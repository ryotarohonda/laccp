==> flow/design.v <==
`timescale 1ns / 1ps
module CalcCalibDelay(
        CLK,
        is_ultrascale_sec,
        is_ultrascale_pri,
        CalibDelay,
        calibdelay_rx,
        result
    );
    localparam TRUE  = 1'b1;
    localparam FALSE = 1'b0;    
    parameter enCalibDelay = TRUE;
    parameter kCalibDelayWidth = 12;
    parameter kWidthLaccpFineOffset = 16;
    parameter kFastClkFreq = 500;
    input CLK;
    input is_ultrascale_sec;
    input is_ultrascale_pri;    
    input signed [kCalibDelayWidth-1:0] CalibDelay;
    input signed [kCalibDelayWidth-1:0] calibdelay_rx;
    output signed [kWidthLaccpFineOffset-1:0] result;
    wire signed [kCalibDelayWidth:0] diff;   
    assign diff = CalibDelay - calibdelay_rx;
    wire signed [kWidthLaccpFineOffset-1:0] analog_result;
    assign analog_result = {{(kWidthLaccpFineOffset-(kCalibDelayWidth+1)){diff[kCalibDelayWidth]}}, diff};
    reg signed [kWidthLaccpFineOffset-1:0] analog_result_old;
    always@(posedge CLK)begin
        analog_result_old <= analog_result;
    end
    localparam integer period = (1000 * 500) / kFastClkFreq * 1.024;    
    parameter digital_bit = 4;
    parameter digital_delay_7S = 1;
    parameter digital_delay_US = 8;
    wire signed [kWidthLaccpFineOffset-1:0] sec_digital_delay;
    wire signed [kWidthLaccpFineOffset-1:0] prim_digital_delay;
    wire signed [kWidthLaccpFineOffset-1:0] digital_reslt;
    wire signed [15:0] sel_sec  = $signed(is_ultrascale_sec ? digital_delay_US : digital_delay_7S);
    wire signed [15:0] sel_prim = $signed(is_ultrascale_pri ? digital_delay_US : digital_delay_7S);
    wire signed [31:0] sec_tmp  = $signed(period) * sel_sec;
    wire signed [31:0] prim_tmp = $signed(period) * sel_prim;
    assign sec_digital_delay  = sec_tmp [kWidthLaccpFineOffset-1:0];
    assign prim_digital_delay = prim_tmp[kWidthLaccpFineOffset-1:0];
    assign digital_reslt = $signed(sec_digital_delay) - $signed(prim_digital_delay);                                
    reg signed [kWidthLaccpFineOffset-1:0] digital_reslt_old;         
    always@(posedge CLK)begin
        digital_reslt_old <= digital_reslt;
    end         
    wire signed [kWidthLaccpFineOffset-1:0] all_reslt_level1; 
    assign all_reslt_level1 = digital_reslt_old + analog_result_old;
    reg signed [kWidthLaccpFineOffset-1:0] all_result_level1old; 
    always@(posedge CLK)begin
        all_result_level1old <= all_reslt_level1;
    end    
    generate
    if (enCalibDelay == TRUE) begin : g_TRUE  
        assign result = all_result_level1old;
    end else begin : g_False
        assign result = 0;
    end
    endgenerate      
endmodule
* Step by step through the tools: CalcCalibDelay
What the tools print for CalcCalibDelay, step after step.
Lines are those of the file above, counted from 1.
Operators carry their Yosys type and port widths (W data, S select, Z words).
Library cell names are shortened.
Not given: --
- Top module :: CalcCalibDelay
- Clock port :: CLK
- Cell library :: sky130hd
- Corner :: tt_025C_1v80

* Elaborated design
Yosys after proc, flatten, opt, wreduce and memory -nomap, before mapping. Enables and synchronous resets that opt folds into registers are not counted as muxes. Memory bits, and registers merged into a memory's read port (data or address), are not among the register bits. Print and check cells are not counted. Equal cells are merged and count once.
- Add/sub/neg operators :: 3
- Mux-type cells :: 2
** Operator list (count)
- $add A15 B13 Y16 :: 1
- $sub A14 B14 Y15 :: 1
- $sub A12 B12 Y13 :: 1
- $mux W4 :: 2
- Register bits :: 44
- Bits of input ports :: 27
- Output and inout bits :: 16
- Cells after elaboration :: 8

* Logic depth
Depth = most cells in a row (Yosys ltp): at word level without a register or memory, in the mapped netlist without a sequential cell, where the memories' decode and read muxes count.
- Depth after elaboration :: 2
- ABC_AREA :: 0
- Depth in mapped cells :: 8
- Depth with buffers taken out :: 8

* After synthesis
Yosys stat after the flow's synthesis: flattened, memories mapped to cells. It holds for the ABC_AREA given above (unset counts as 0); a run with the other value may have another netlist.
** Cell types
- dfxtp_1 :: count 32, area in all 640.614 um^2
- ha_1 :: count 18, area in all 225.216 um^2
- inv_1 :: count 20, area in all 75.072 um^2
- xnor2_1 :: count 8, area in all 70.067 um^2
- fa_1 :: count 2, area in all 40.038 um^2
- nand2_1 :: count 10, area in all 37.536 um^2
- a21o_1 :: count 4, area in all 30.029 um^2
- a21oi_1 :: count 6, area in all 30.029 um^2
- nor2_1 :: count 8, area in all 30.029 um^2
- xor2_1 :: count 3, area in all 26.275 um^2
- o21ai_0 :: count 4, area in all 20.019 um^2
- o2111ai_1 :: count 2, area in all 17.517 um^2
- o41ai_2 :: count 1, area in all 16.266 um^2
- nand3b_1 :: count 2, area in all 15.014 um^2
- nor3_1 :: count 3, area in all 15.014 um^2
- o21a_1 :: count 2, area in all 15.014 um^2
- a31oi_2 :: count 1, area in all 12.512 um^2
- nor2b_1 :: count 2, area in all 12.512 um^2
Other cell types: 13; their cells: 13.
- Cells in the netlist :: 141
- Chip area (Yosys) :: 1421.4 um^2
- Sequential area :: 640.6 um^2
- Flip-flops :: 32
- Buffer cells :: 1

* Path before layout
OpenSTA on the mapped netlist: ideal clock, no wires. The path of least setup slack (recovery checks aside). Input and output delay are each 20% of the period. Register names are those of the netlist, which keeps one name where synthesis merged equal registers.
- Path type :: input port to flip-flop
- From :: in CalibDelay[0]
- To :: reg analog_result_old[10]
- Period :: 2.81 ns
- Input delay :: 0.562 ns
- Library setup time :: 0.095 ns
- Time at the first pin :: 0.562 ns
- Arrival time :: 2.042 ns
- Data required time :: 2.715 ns
- Path slack :: 0.673 ns
- Delay of the path :: 1.575 ns
- Driving pins on the path :: 8
- Path buffers :: 0
- Synthesis period reached :: 2.137 ns
"delay of the path" = arrival - input delay + setup time.
"driving pins on the path": output pins that drive a net of the path, with the launching flip-flop's if there is one; two outputs of one cell count as two.
"synthesis period reached" = period - worst setup slack (recovery checks aside). The figure is calculated, with input and output delays left at 20% of the set period.
Between the ends stands the longest chain of elaborated cells between them, by number of cells; it is not shown to be the way that was timed. Of several equally long chains one is given.
Each line given opens the expression or statement behind the cell; cells for indexed reads and writes are added by Yosys, which also makes memories of some case tables.
- Cell sequence :: inv_1 > ha_1 > fa_1 > and2b_1 > o2111ai_1 > a21oi_1 > nor2_1 > o311ai_1
- Cells in the longest elaborated chain :: 1
- Elaborated cells between the ends (all ways) :: 1
- RTL lines with such cells :: 1
- Classes of those cells :: 1 x add/sub
** RTL lines, path after synthesis
- start, declared :: line 19 : input signed [kCalibDelayWidth-1:0] CalibDelay;
- $sub A12 B12 Y13 :: line 23 : assign diff = CalibDelay - calibdelay_rx;
- end, assigned :: line 28 : analog_result_old <= analog_result;
- end, declared :: line 26 : reg signed [kWidthLaccpFineOffset-1:0] analog_result_old;

* Worst path after layout
Path of least setup slack in the final report of stored run 2 (OpenROAD, finished layout, wires in). Where an end is a register, its clock arrival counts in the times.
- Path type :: input port to flip-flop
- From :: in CalibDelay[0]
- To :: reg analog_result_old[8]
- Period :: 1.39 ns
- Input delay :: 0.28 ns
- Library setup time :: 0.11 ns
- Time at the first pin :: 0.28 ns
- Arrival time :: 1.77 ns
- Data required time :: 1.55 ns
- Path slack :: -0.21 ns
- Driving pins on the path :: 10
- Path buffers :: 2
Between the ends stands the longest chain of elaborated cells between them, by number of cells; it is not shown to be the way that was timed. Of several equally long chains one is given.
- Cell sequence :: buf_8 > inv_8 > ha_4 > fa_2 > and2b_2 > o2111ai_4 > a21oi_4 > nor2_2 > buf_4 > xnor2_1
- Cells in the longest elaborated chain :: 1
- Elaborated cells between the ends (all ways) :: 1
- RTL lines with such cells :: 1
- Classes of those cells :: 1 x add/sub
** RTL lines, path post-layout
- start, declared :: line 19 : input signed [kCalibDelayWidth-1:0] CalibDelay;
- $sub A12 B12 Y13 :: line 23 : assign diff = CalibDelay - calibdelay_rx;
- end, assigned :: line 28 : analog_result_old <= analog_result;
- end, declared :: line 26 : reg signed [kWidthLaccpFineOffset-1:0] analog_result_old;

==> results <==
2 stored runs of CalcCalibDelay in the flow (synthesis by Yosys, layout by OpenROAD, sky130hd cells), in arbitrary order. Constraints: input delay and output delay 20% of the set period each, output load 0.01 pF.
"achieved clock period" = clock period - worst setup slack. The figure is calculated, with input and output delays left at 20% of the set period.
"total design power" rests on the timing tool's default activity at the inputs, not on a simulated workload.

* Stored run 1
** Files
==> flow/run.sh <==
#!/bin/bash
# the make line also repeats the synthesis and layout settings of config.mk as NAME=value (left out here)
make -C /OpenROAD-flow-scripts/flow DESIGN_CONFIG=/design/flow/config.mk WORK_HOME=/design/flow/orfs CLKGATE_MAP_FILE= finish
==> flow/config.mk <==
export PLATFORM = sky130hd
export DESIGN_NAME = CalcCalibDelay
export DESIGN_NICKNAME = CalcCalibDelay
export VERILOG_FILES = /design/flow/design.v
export SDC_FILE = /design/flow/constraint.sdc
export NUM_CORES = 4
export LEC_CHECK = 0
export ABC_AREA = 1
export CAP_MARGIN = 20
export CELL_PAD_IN_SITES_GLOBAL_PLACEMENT = 1
export CORE_ASPECT_RATIO = 1.4
export CORE_MARGIN = 2
export CORE_UTILIZATION = 64
export CTS_CLUSTER_SIZE = 82
export MAX_ROUTING_LAYER = met5
export PLACE_DENSITY = 0.84
export SLEW_MARGIN = 35
==> flow/constraint.sdc <==
create_clock -name core_clock -period 3.4 [get_ports {CLK}]
set_input_delay 0.6800 -clock core_clock [delete_from_list [all_inputs] [get_ports {CLK}]]
set_output_delay 0.6800 -clock core_clock [all_outputs]
set_load 0.01 [all_outputs]
** Results
Incomplete, placement halted on GPL-0301.

* Stored run 2
** Files
==> flow/run.sh <==
#!/bin/bash
# the make line also repeats the synthesis and layout settings of config.mk as NAME=value (left out here)
make -C /OpenROAD-flow-scripts/flow DESIGN_CONFIG=/design/flow/config.mk WORK_HOME=/design/flow/orfs CLKGATE_MAP_FILE= finish
==> flow/config.mk <==
export PLATFORM = sky130hd
export DESIGN_NAME = CalcCalibDelay
export DESIGN_NICKNAME = CalcCalibDelay
export VERILOG_FILES = /design/flow/design.v
export SDC_FILE = /design/flow/constraint.sdc
export NUM_CORES = 4
export LEC_CHECK = 0
export CAP_MARGIN = 20
export CELL_PAD_IN_SITES_DETAIL_PLACEMENT = 1
export CELL_PAD_IN_SITES_GLOBAL_PLACEMENT = 2
export CORE_MARGIN = 2
export CORE_UTILIZATION = 17
export CTS_CLUSTER_SIZE = 75
export GPL_TIMING_DRIVEN = 1
export HOLD_SLACK_MARGIN = -0.01
export MAX_ROUTING_LAYER = met4
export PLACE_DENSITY_LB_ADDON = 0.18
export SETUP_SLACK_MARGIN = 0.3
export SLEW_MARGIN = 20
==> flow/constraint.sdc <==
create_clock -name core_clock -period 1.39 [get_ports {CLK}]
set_input_delay 0.2780 -clock core_clock [delete_from_list [all_inputs] [get_ports {CLK}]]
set_output_delay 0.2780 -clock core_clock [all_outputs]
set_load 0.01 [all_outputs]
** Results
- Worst hold slack in the final report :: 0.269 ns
- Final design utilization :: 32.4%
- Achieved clock period :: 1.605 ns
- Setup slack of the critical path :: -0.215 ns
- Total design power :: 2.861 mW
- Synthesized cell area :: 1421.4 um^2
- Setup total negative slack :: -0.864 ns
- Die outline area :: 9108.8 um^2
