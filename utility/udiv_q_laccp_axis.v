==> flow/design.v <==
module udiv_laccp_q #(
    parameter integer DW = 16,
    parameter integer QI = 16,
    parameter integer QF = 8
)(
    input  wire                clk,
    input  wire                rst,         
    input  wire                start,       
    input  wire [DW-1:0]       dividend,    
    input  wire [DW-1:0]       divisor,     
    output reg                 busy,
    output reg                 valid,
    output reg                 div_by_zero,
    output reg  [QI-1:0]       q_int,
    output reg  [QF-1:0]       q_frac,
    output reg  [DW-1:0]       remainder
);
    localparam integer QW   = QI + QF;      
    localparam integer NUMW = DW + QF;      
    localparam integer REMW = DW + 1;       
    localparam integer CW = (QW > 1) ? $clog2(QW+1) : 1;
    reg [CW-1:0]     cnt;
    reg [NUMW-1:0]   num;      
    reg [REMW-1:0]   rem;      
    reg [QW-1:0]     quo;      
    reg [REMW-1:0]   rem_shift;
    reg [NUMW-1:0]   num_shift;
    reg [REMW-1:0]   d_wide;
    wire start_ok        = (!busy) && start;
    wire divisor_is_zero = (divisor == {DW{1'b0}});
    always @(posedge clk) begin
        if (rst) begin
            busy        <= 1'b0;
            valid       <= 1'b0;
            div_by_zero <= 1'b0;
            cnt         <= {CW{1'b0}};
            num         <= {NUMW{1'b0}};
            rem         <= {REMW{1'b0}};
            quo         <= {QW{1'b0}};
            q_int       <= {QI{1'b0}};
            q_frac      <= {QF{1'b0}};
            remainder   <= {DW{1'b0}};
        end else begin
            valid <= 1'b0;
            if (start_ok) begin
                busy        <= 1'b1;
                div_by_zero <= divisor_is_zero;
                num         <= {dividend, {QF{1'b0}}};  
                rem         <= {REMW{1'b0}};
                quo         <= {QW{1'b0}};
                cnt         <= QW[CW-1:0];
            end else if (busy) begin
                if (div_by_zero) begin
                    if (cnt != 0) begin
                        cnt <= cnt - 1'b1;
                    end else begin
                        busy      <= 1'b0;
                        valid     <= 1'b1;
                        q_int     <= {QI{1'b0}};
                        q_frac    <= {QF{1'b0}};
                        remainder <= {DW{1'b0}};
                    end
                end else begin
                    rem_shift = {rem[REMW-2:0], num[NUMW-1]};
                    num_shift = {num[NUMW-2:0], 1'b0};
                    d_wide    = {1'b0, divisor};
                    if (rem_shift >= d_wide) begin
                        rem <= rem_shift - d_wide;
                        quo <= {quo[QW-2:0], 1'b1};
                    end else begin
                        rem <= rem_shift;
                        quo <= {quo[QW-2:0], 1'b0};
                    end
                    num <= num_shift;
                    if (cnt != 0) begin
                        cnt <= cnt - 1'b1;
                    end else begin
                        busy    <= 1'b0;
                        valid   <= 1'b1;
                        q_int   <= quo[QW-1:QF];
                        q_frac  <= quo[QF-1:0];
                        remainder <= rem[DW-1:0];
                    end
                end
            end
        end
    end
endmodule
module udiv_q_laccp_axis #(
    parameter integer DW = 16,   
    parameter integer QI = 16,   
    parameter integer QF = 8     
)(
    input  wire                 clk,
    input  wire                 rst,
    input  wire                 s_axis_tvalid,
    output wire                 s_axis_tready,
    input  wire [DW-1:0]        s_axis_dividend,
    input  wire [DW-1:0]        s_axis_divisor,
    output wire                 m_axis_tvalid,
    input  wire                 m_axis_tready,    
    output wire                 m_axis_div_by_zero,
    output wire [QI-1:0]        m_axis_q_int,
    output wire [QF-1:0]        m_axis_q_frac,
    output wire [DW-1:0]        m_axis_remainder
);
    wire                core_busy, core_valid, core_dz;
    wire [QI-1:0]       core_qi;
    wire [QF-1:0]       core_qf;
    wire [DW-1:0]       core_rem;
    reg out_hold_valid;
    assign s_axis_tready = (!core_busy) && (!out_hold_valid);
    wire in_fire = s_axis_tvalid && s_axis_tready;
    reg  core_start;
    always @(posedge clk) begin
        if (rst) core_start <= 1'b0;
        else     core_start <= in_fire;  
    end
    udiv_laccp_q #(
        .DW(DW), .QI(QI), .QF(QF)
    ) core (
        .clk       (clk),
        .rst       (rst),
        .start     (core_start),
        .dividend  (s_axis_dividend),
        .divisor   (s_axis_divisor),
        .busy      (core_busy),
        .valid     (core_valid),
        .div_by_zero(core_dz),
        .q_int     (core_qi),
        .q_frac    (core_qf),
        .remainder (core_rem)
    );
    reg                 hold_dz;
    reg [QI-1:0]        hold_qi;
    reg [QF-1:0]        hold_qf;
    reg [DW-1:0]        hold_rem;
    assign m_axis_tvalid      = out_hold_valid;
    assign m_axis_div_by_zero = hold_dz;
    assign m_axis_q_int       = hold_qi;
    assign m_axis_q_frac      = hold_qf;
    assign m_axis_remainder   = hold_rem;
    wire out_fire = m_axis_tvalid && m_axis_tready;
    always @(posedge clk) begin
        if (rst) begin
            out_hold_valid <= 1'b0;
            hold_dz        <= 1'b0;
            hold_qi        <= {QI{1'b0}};
            hold_qf        <= {QF{1'b0}};
            hold_rem       <= {DW{1'b0}};
        end else begin
            if (out_fire)
                out_hold_valid <= 1'b0;
            if (core_valid) begin
                out_hold_valid <= 1'b1;
                hold_dz        <= core_dz;
                hold_qi        <= core_qi;
                hold_qf        <= core_qf;
                hold_rem       <= core_rem;
            end
        end
    end
endmodule
; Tool chain data of udiv_q_laccp_axis
; What the tools print for udiv_q_laccp_axis, step after step.
; Line numbers count from 1 in the design file above.
; Cell names lack the library's common part.
; The mark - stands for no value.
[design]
top = udiv_q_laccp_axis
clk_port = clk
cell_library = sky130hd
lib_corner = tt_025C_1v80

; Word level
; Counts by Yosys on the flattened word-level netlist (proc, flatten, opt, wreduce; memories kept). Register bits leave out memories and registers merged into their read ports (data or address). Print and check cells are left out. Cells with the same type and inputs are merged into one.
[classes]
addsub = 2
n_cmp = 1
n_eq = 2
mux = 22
n_logic = 4
n_reduce_logical = 16
[op_table]
columns = op, count
row1 = 2-to-1 mux 16 bit, 6
row2 = 2-to-1 mux 24 bit, 3
row3 = 2-to-1 mux 8 bit, 3
row4 = >= comparator 17 x 16 -> 1 bit, 1
row5 = subtractor 16 bit, 1
row6 = logical NOT 16 bit, 1
row7 = 2-to-1 mux 5 bit, 3
row8 = 2-to-1 mux 1 bit, 7
row9 = AND reduction 2 bit, 3
row10 = subtractor 5 x 1 -> 5 bit (second input constant), 1
row11 = nonzero test 5 bit, 1
row12 = logical AND 1 bit, 4
row13 = inverter 1 bit, 4
row14 = nonzero test 2 bit, 2
row15 = inequality test 3 bit (second input constant), 1
row16 = AND reduction 3 bit, 1
row17 = OR reduction 3 bit, 1
row18 = logical NOT 1 bit, 2
row19 = inequality test 2 bit (second input constant), 1
row20 = OR reduction 2 bit, 1
[bits]
register_bits = 147
output_inout_bits = 43
word_cells = 64

; Logic depth
; Yosys ltp: most cells in a row. Word level: on the elaborated netlist, between registers, memories and ports. Mapped: between sequential cells and ports; inverters and the memories' decode and read muxes count.
[logic_depth]
word_depth = 4
abc_area = 0
ltp_mapped = 11
mapped_depth_nobuf = 9

; After synthesis
; Yosys stat after the flow's synthesis: flattened, memories mapped to cells. It holds for the ABC_AREA given above (unset counts as 0); a run with the other value may have another netlist.
; Totals and module areas in this step are rounded.
[by_type]
columns = cell_type, count, area_total_um2
row1 = dfxtp_1, 147, 2.94E+03
row2 = mux2i_1, 45, 450.432
row3 = nor2_1, 118, 442.925
row4 = nand2_1, 94, 352.838
row5 = a22oi_1, 40, 300.288
row6 = a21oi_1, 56, 280.269
row7 = ha_1, 18, 225.216
row8 = clkbuf_1, 40, 150.144
row9 = a311oi_1, 15, 131.376
row10 = a32oi_1, 13, 113.859
row11 = inv_1, 25, 93.84
row12 = o21ai_0, 12, 60.058
row13 = nand3_1, 11, 55.053
row14 = nand2b_1, 8, 50.048
row15 = buf_2, 9, 45.043
row16 = nand3b_1, 6, 45.043
row17 = a21o_1, 5, 37.536
row18 = nor4_1, 6, 37.536
; Other cell types: 34; their cells: 76.
[mapped]
stdcells = 744
mapped_area_mm2 = 0.00639
ff_cells = 147
buffers = 57
; The figures by module come from a second, unflattened synthesis with its own total; it is not the netlist above.
[hier_totals]
hier_cells = 730
area_unflattened_mm2 = 0.00648
; Each row is one instance without its submodules.
[modules]
columns = mod, n_inst, cells, mod_area_mm2, mod_seq_area_mm2
row1 = udiv_laccp_q, 1, 590, 0.00492, 0.00208
row2 = udiv_q_laccp_axis, 1, 140, 0.00157, 0.000861

; Worst setup path after synthesis
; Path of least setup slack by OpenSTA after synthesis, without wires, with an ideal clock, recovery checks aside; 20% of the period is set as input and as output delay. Where synthesis merged equal registers, the netlist keeps one of their names.
[synth_path]
path_type = input to register
from = input port s_axis_divisor[1]
to = register core.rem[3]
tclk_ns = 4.34
launch_ns = 0.868
arrival_ns = 2.514
path_slack_ns = 1.691
delay_ns = 1.781
path_stages = 10
period_less_setup_slack_ns = 2.649
; "delay_ns" = arrival - input delay + setup time.
; "path_stages" counts driving pins, that of a launching flip-flop among them; a cell with two outputs on the path counts twice.
; "period_less_setup_slack_ns" = period - worst setup slack (recovery checks aside). The figure is calculated, with input and output delays left at 20% of the set period.
; Between the ends stands the longest chain of elaborated cells between them, by number of cells; it is not shown to be the way that was timed. Of several equally long chains one is given.
; A line is the first line of the expression or statement that the cell stems from. Yosys adds cells for indexed reads and writes and turns some case tables into memories.
; At most two assigning lines are given for a register; there are more.
[synth_between]
path_cell_list = inv_1 -> ha_1 -> nor2b_1 -> o2111ai_2 -> and2_4 -> o311a_1 -> buf_6 -> buf_4 -> a32oi_1 -> a21oi_1
elab_chain_cells = 2
[synth_lines]
columns = item, line_no
row1 = "start, declared", 99  ; input  wire [DW-1:0]        s_axis_divisor,
row2 = subtractor 16 bit, 68  ; rem <= rem_shift - d_wide;
row3 = 2-to-1 mux 16 bit, 67  ; if (rem_shift >= d_wide) begin
row4 = "end, assigned", 68
row5 = "end, assigned", 71  ; rem <= rem_shift;
row6 = "end, declared", 24  ; reg [REMW-1:0]   rem;

; Path in the finished layout
; Path of least setup slack in the final report of entry A (OpenROAD, finished layout, wires in). Where an end is a register, its clock arrival counts in the times.
[layout_path]
path_type = input to register
from = input port s_axis_divisor[14]
to = register core.rem[1]
tclk_ns = 4.3
launch_ns = 0.86
arrival_ns = 3.36
path_slack_ns = 1.20
path_stages = 9
; Between the ends stands the longest chain of elaborated cells between them, by number of cells; it is not shown to be the way that was timed. Of several equally long chains one is given.
; At most two assigning lines are given for a register; there are more.
[layout_between]
path_cell_list = clkdlybuf4s50_1 -> inv_1 -> ha_1 -> a21o_1 -> a211o_1 -> nor2_1 -> buf_4 -> a221o_1 -> a21oi_2
elab_chain_cells = 2
[layout_lines]
columns = item, line_no
row1 = "start, declared", 99  ; input  wire [DW-1:0]        s_axis_divisor,
row2 = >= comparator 17 x 16 -> 1 bit, 67  ; if (rem_shift >= d_wide) begin
row3 = 2-to-1 mux 16 bit, 67
row4 = "end, assigned", 68  ; rem <= rem_shift - d_wide;
row5 = "end, assigned", 71  ; rem <= rem_shift;
row6 = "end, declared", 24  ; reg [REMW-1:0]   rem;

Add stored flow runs of udiv_q_laccp_axis

Top module udiv_q_laccp_axis; platform sky130hd; tools Yosys and OpenROAD; 2 stored runs in no particular order. Input and output delays are each 20% of the period that was set; the output load is 0.01 pF.
By "period_less_ws_ns" is meant the clock period of the run minus its worst setup slack. This is arithmetic on one report: input and output delays are still those of the set period (20% each).
By "totalPower_mw" is meant OpenSTA's value without simulated activity: inputs other than the clock are taken to toggle once in ten clock periods, and the tool carries that through the logic.
The measured numbers are rounded.

# entry A
==> flow/run.sh <==
#!/bin/bash
# the make line also repeats the synthesis and layout settings of config.mk as NAME=value (left out here)
make -C /OpenROAD-flow-scripts/flow DESIGN_CONFIG=/design/flow/config.mk WORK_HOME=/design/flow/orfs CLKGATE_MAP_FILE= finish
==> flow/config.mk <==
export PLATFORM = sky130hd
export DESIGN_NAME = udiv_q_laccp_axis
export DESIGN_NICKNAME = udiv_q_laccp_axis
export VERILOG_FILES = /design/flow/design.v
export SDC_FILE = /design/flow/constraint.sdc
export NUM_CORES = 4
export LEC_CHECK = 0
export CAP_MARGIN = 20
export CORE_MARGIN = 2
export CORE_UTILIZATION = 42
export CTS_CLUSTER_DIAMETER = 231
export CTS_CLUSTER_SIZE = 70
export SETUP_SLACK_MARGIN = 0.94
export SLEW_MARGIN = 20
==> flow/constraint.sdc <==
create_clock -name core_clock -period 4.3 [get_ports {clk}]
set_input_delay 0.8600 -clock core_clock [delete_from_list [all_inputs] [get_ports {clk}]]
set_output_delay 0.8600 -clock core_clock [all_outputs]
set_load 0.01 [all_outputs]

==> entry A: results <==
final_util_pct=52.3
design_die_area_mm2=0.0162
final_cell_area_mm2=0.00786
timing.hold.ws_ns=0.464
period_less_ws_ns=3.096
final_setup_ws_ns=1.20
synth_chip_area_mm2=0.00639
totalPower_mw=3.17

# entry B
==> flow/run.sh <==
#!/bin/bash
# the make line also repeats the synthesis and layout settings of config.mk as NAME=value (left out here)
make -C /OpenROAD-flow-scripts/flow DESIGN_CONFIG=/design/flow/config.mk WORK_HOME=/design/flow/orfs CLKGATE_MAP_FILE= finish
==> flow/config.mk <==
export PLATFORM = sky130hd
export DESIGN_NAME = udiv_q_laccp_axis
export DESIGN_NICKNAME = udiv_q_laccp_axis
export VERILOG_FILES = /design/flow/design.v
export SDC_FILE = /design/flow/constraint.sdc
export NUM_CORES = 4
export LEC_CHECK = 0
export CAP_MARGIN = 20
export CELL_PAD_IN_SITES_GLOBAL_PLACEMENT = 3
export CORE_MARGIN = 10
export CORE_UTILIZATION = 19
export CTS_CLUSTER_DIAMETER = 369
export CTS_CLUSTER_SIZE = 94
export GPL_ROUTABILITY_DRIVEN = 0
export MAX_ROUTING_LAYER = met4
export MIN_ROUTING_LAYER = met2
export PLACE_DENSITY = 0.94
export SETUP_SLACK_MARGIN = -0.08
export SLEW_MARGIN = 20
export TNS_END_PERCENT = 85
==> flow/constraint.sdc <==
create_clock -name core_clock -period 1.63 [get_ports {clk}]
set_input_delay 0.3260 -clock core_clock [delete_from_list [all_inputs] [get_ports {clk}]]
set_output_delay 0.3260 -clock core_clock [all_outputs]
set_load 0.01 [all_outputs]

==> entry B: results <==
final_util_pct=29.2
design_die_area_mm2=0.0414
final_cell_area_mm2=0.00976
timing.hold.ws_ns=0.435
period_less_ws_ns=2.064
final_setup_ws_ns=-0.434
synth_chip_area_mm2=0.00639
totalPower_mw=8.48
